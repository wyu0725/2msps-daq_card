==> flow/design.v <==
module ADC_AD7985_Control #(parameter DATA_WIDTH = 16)
(
	input clk, 
	input reset_n,
	input iRunStart,  
	input SDO,     
	output TURBIO, 
	output reg CNV,    
	output SCK,     
	output reg [15:0] Dataout,
	output reg Dataout_en
);
assign TURBIO = 1'b0; 
reg [4:0] sdo_cnt;
reg [5:0] cnt;
reg SCK_en;
assign SCK = ~clk & SCK_en;    
localparam Tconv = 6'd3;
localparam Tcompensation = 6'd4;
localparam [1:0] T_CONVERSION = 2'b00,
					  T_ACQUISION  = 2'b01,
					  T_COMPENSATION = 2'b10;
reg [1:0] State;
always @ (posedge clk , negedge reset_n) begin
	if(~reset_n) begin
		Dataout <= 16'b0;
		Dataout_en <= 1'b0;
		CNV <= 1'b1;
		sdo_cnt <= 5'b0;
		cnt <= 6'b0;
    SCK_en <= 1'b0;
		State <= T_CONVERSION;
	end
	else begin
		case(State)
			T_CONVERSION:begin  
				if(!iRunStart)
					State <= T_CONVERSION;
				else if(cnt < Tconv) begin
					cnt <= cnt + 1'b1;
					State <= T_CONVERSION;
				end
				else begin
					cnt <= 6'd0;
					CNV <= 1'b0;
          SCK_en <= 1'b1;
					State <= T_ACQUISION;
				end
			end
			T_ACQUISION:begin  
        Dataout[DATA_WIDTH - 1 - sdo_cnt] <= SDO; 
				if(sdo_cnt < DATA_WIDTH-1) begin
          sdo_cnt <= sdo_cnt + 1'b1;							
					State <= T_ACQUISION;
				end
				else begin
					sdo_cnt <= 5'b0;
          SCK_en <= 1'b0;
					Dataout_en <= 1'b1;
					State <= T_COMPENSATION;
				end
			end
			T_COMPENSATION:begin  
				Dataout_en <= 1'b0;
				if(cnt < Tcompensation) begin
					cnt <= cnt + 1'b1;
					State <= T_COMPENSATION;
				end
				else begin
					cnt <= 6'd0;
					CNV <= 1'b1;	
					State <= T_CONVERSION;
				end
			end
			default:State <= T_CONVERSION;
		endcase
	end
end
endmodule
---- Step by step through the tools: ADC_AD7985_Control ----
The steps from the RTL of ADC_AD7985_Control to its reports follow in flow order.
Line numbers count from 1 in the design file above.
The mark -- stands for no value.
design
  top ..................................... ADC_AD7985_Control
  clock ................................... clk
  library ................................. sky130hd
  timing corner ........................... tt_025C_1v80

---- Word level ----
Counts by Yosys on the flattened word-level netlist (proc, flatten, opt, wreduce; memories kept). Register bits leave out memories and registers merged into their read ports (data or address). Print and check cells are left out. Cells with the same type and inputs are merged into one.
cells by class
  $add $sub $neg .......................... 4
  $lt $le $gt $ge ......................... 3
  equality and inequality tests ........... 6
  shift-type cells ........................ 2
  multiplexer cells ....................... 20
  bitwise logic cells ..................... 5
  reductions and logical operators ........ 8
operators with widths
  operator                                                number
  variable shift 1 x 33 -> 16 bit                         1
  variable shift 1 x 33 -> 16 bit (first input constant)  1
  negator 32 -> 33 bit                                    1
  two-way mux 6 bit                                       3
  bitwise AND 16 bit                                      1
  OR 16 bit                                               1
  inverter 16 bit                                         1
  case mux 6 bit (select 2 bit)                           1
  two-way mux 1 bit                                       9
  inequality test 2 bit (second input constant)           4
  AND reduction 4 bit                                     2
  nonzero test 2 bit                                      3
  subtractor 4 x 5 -> 6 bit (first input constant)        1
  adder 6 x 1 -> 6 bit (second input constant)            1
  < comparator 6 x 2 -> 1 bit (second input constant)     1
  < comparator 6 x 3 -> 1 bit (second input constant)     1
  case mux 2 bit (select 3 bit)                           1
  case mux 1 bit (select 2 bit)                           3
  adder 5 x 1 -> 5 bit (second input constant)            1
  < comparator 5 x 4 -> 1 bit (second input constant)     1
  two-way mux 5 bit                                       1
  AND reduction 2 bit                                     2
  two-way mux 2 bit                                       2
  == test 2 x 1 -> 1 bit (second input constant)          1
  == test 2 bit (second input constant)                   1
  logical NOT 2 bit                                       1
  bitwise AND 1 bit                                       1
  inverter 1 bit                                          1
word-level totals
  register bits after elaboration ......... 32
  input port bits ......................... 4
  output and inout bits ................... 20
  elaborated cells ........................ 55

---- Logic depth ----
Depth = most cells in a row (Yosys ltp): at word level without a register or memory, in the mapped netlist without a sequential cell, where the memories' decode and read muxes count.
depth
  depth after elaboration ................. 6
  ABC_AREA ................................ 0
  gate-level depth with buffers ........... 10
  gate-level depth less buffers ........... 9

---- Netlist ----
The flow's flattened synthesis, as Yosys stat reports it; memories are mapped. The netlist is that of the ABC_AREA named above (0 if unset); the other value can give another one.
The area totals of this step are shown rounded.
synthesis totals
  mapped cells ............................ 167
  cell area after synthesis ............... 1820 sq um
  sequential part of the area ............. 828 sq um
  flip-flop cells ......................... 33
  buffer cells ............................ 8
cells by type
  cell type                 number  total area (sq um)
  sky130_fd_sc_hd__dfrtp_1  31      775.744
  sky130_fd_sc_hd__mux2_2   11      123.869
  sky130_fd_sc_hd__ha_1     8       100.096
  sky130_fd_sc_hd__nor3_1   12      60.058
  sky130_fd_sc_hd__mux2_1   5       56.304
  sky130_fd_sc_hd__dfstp_2  2       52.55
  sky130_fd_sc_hd__nand4_1  8       50.048
  sky130_fd_sc_hd__o21ai_0  8       40.038
  sky130_fd_sc_hd__nand2_1  10      37.536
  sky130_fd_sc_hd__nand3_1  7       35.034
  sky130_fd_sc_hd__nor2b_1  5       31.28
  sky130_fd_sc_hd__xnor2_4  1       27.526
  sky130_fd_sc_hd__xor2_4   1       27.526
  sky130_fd_sc_hd__nor4b_4  1       23.773
  sky130_fd_sc_hd__inv_1    6       22.522
  sky130_fd_sc_hd__nor2_1   6       22.522
  sky130_fd_sc_hd__a21oi_1  4       20.019
  sky130_fd_sc_hd__and4b_1  2       20.019
Not listed: further types 26, cells in them 39.

Appendix: measured runs

2 stored runs of ADC_AD7985_Control in the flow (synthesis by Yosys, layout by OpenROAD, sky130hd cells), in arbitrary order. Constraints: input delay and output delay 20% of the set period each, output load 0.01 pF.
"clock period achieved" means the clock period less the worst setup slack. The figure is calculated, with input and output delays left at 20% of the set period.
"allowed time less slack (worst setup path)": the worst setup path's part of the clock period (all of it between registers, 20% less for each end at a port) less its slack. A launch clock that arrives late makes it longer, a capture clock that arrives late makes it shorter.
By "total power of the final layout" is meant OpenSTA's value without simulated activity: inputs other than the clock are taken to toggle once in ten clock periods, and the tool carries that through the logic.
The results are shown rounded.

---- run A ----
settings
  period_ns = 3.62
  CORE_UTILIZATION = 19
  PLACE_DENSITY_LB_ADDON = 0.19
  CORE_ASPECT_RATIO = 1.73
  CELL_PAD_IN_SITES_GLOBAL_PLACEMENT = 3
  TNS_END_PERCENT = 35
  ABC_AREA = 0
  GPL_TIMING_DRIVEN = 0
  CAP_MARGIN = 35
  MAX_ROUTING_LAYER = met5
  CORE_MARGIN = 2
  SLEW_MARGIN = 20
results
  post-synthesis cell area ................ 1820 sq um
  area of the die ......................... 10400 sq um
  standard-cell area after layout ......... 2420 sq um
  utilization after routing ............... 25.8%
  setup slack of the worst path ........... 0.231 ns
  post-route setup TNS .................... 0.000 ns
  total power of the final layout ......... 2300 µW

---- run B ----
settings
  period_ns = 2.5
  CORE_UTILIZATION = 19
  SETUP_SLACK_MARGIN = 0.72
  CELL_PAD_IN_SITES_GLOBAL_PLACEMENT = 2
  ABC_AREA = 0
  GPL_TIMING_DRIVEN = 0
  CTS_CLUSTER_DIAMETER = 73
  CAP_MARGIN = 30
  MIN_ROUTING_LAYER = met2
  CORE_MARGIN = 2
  SLEW_MARGIN = 20
results
  post-synthesis cell area ................ 1820 sq um
  area of the die ......................... 10400 sq um
  standard-cell area after layout ......... 2690 sq um
  utilization after routing ............... 29.1%
  setup slack of the worst path ........... 0.178 ns
  post-route setup TNS .................... 0.000 ns
  total power of the final layout ......... 3520 µW
  clock period achieved ................... 2.322 ns
  allowed time less slack (worst setup path) .. 2.32 ns
  worst path kind ......................... reg2reg
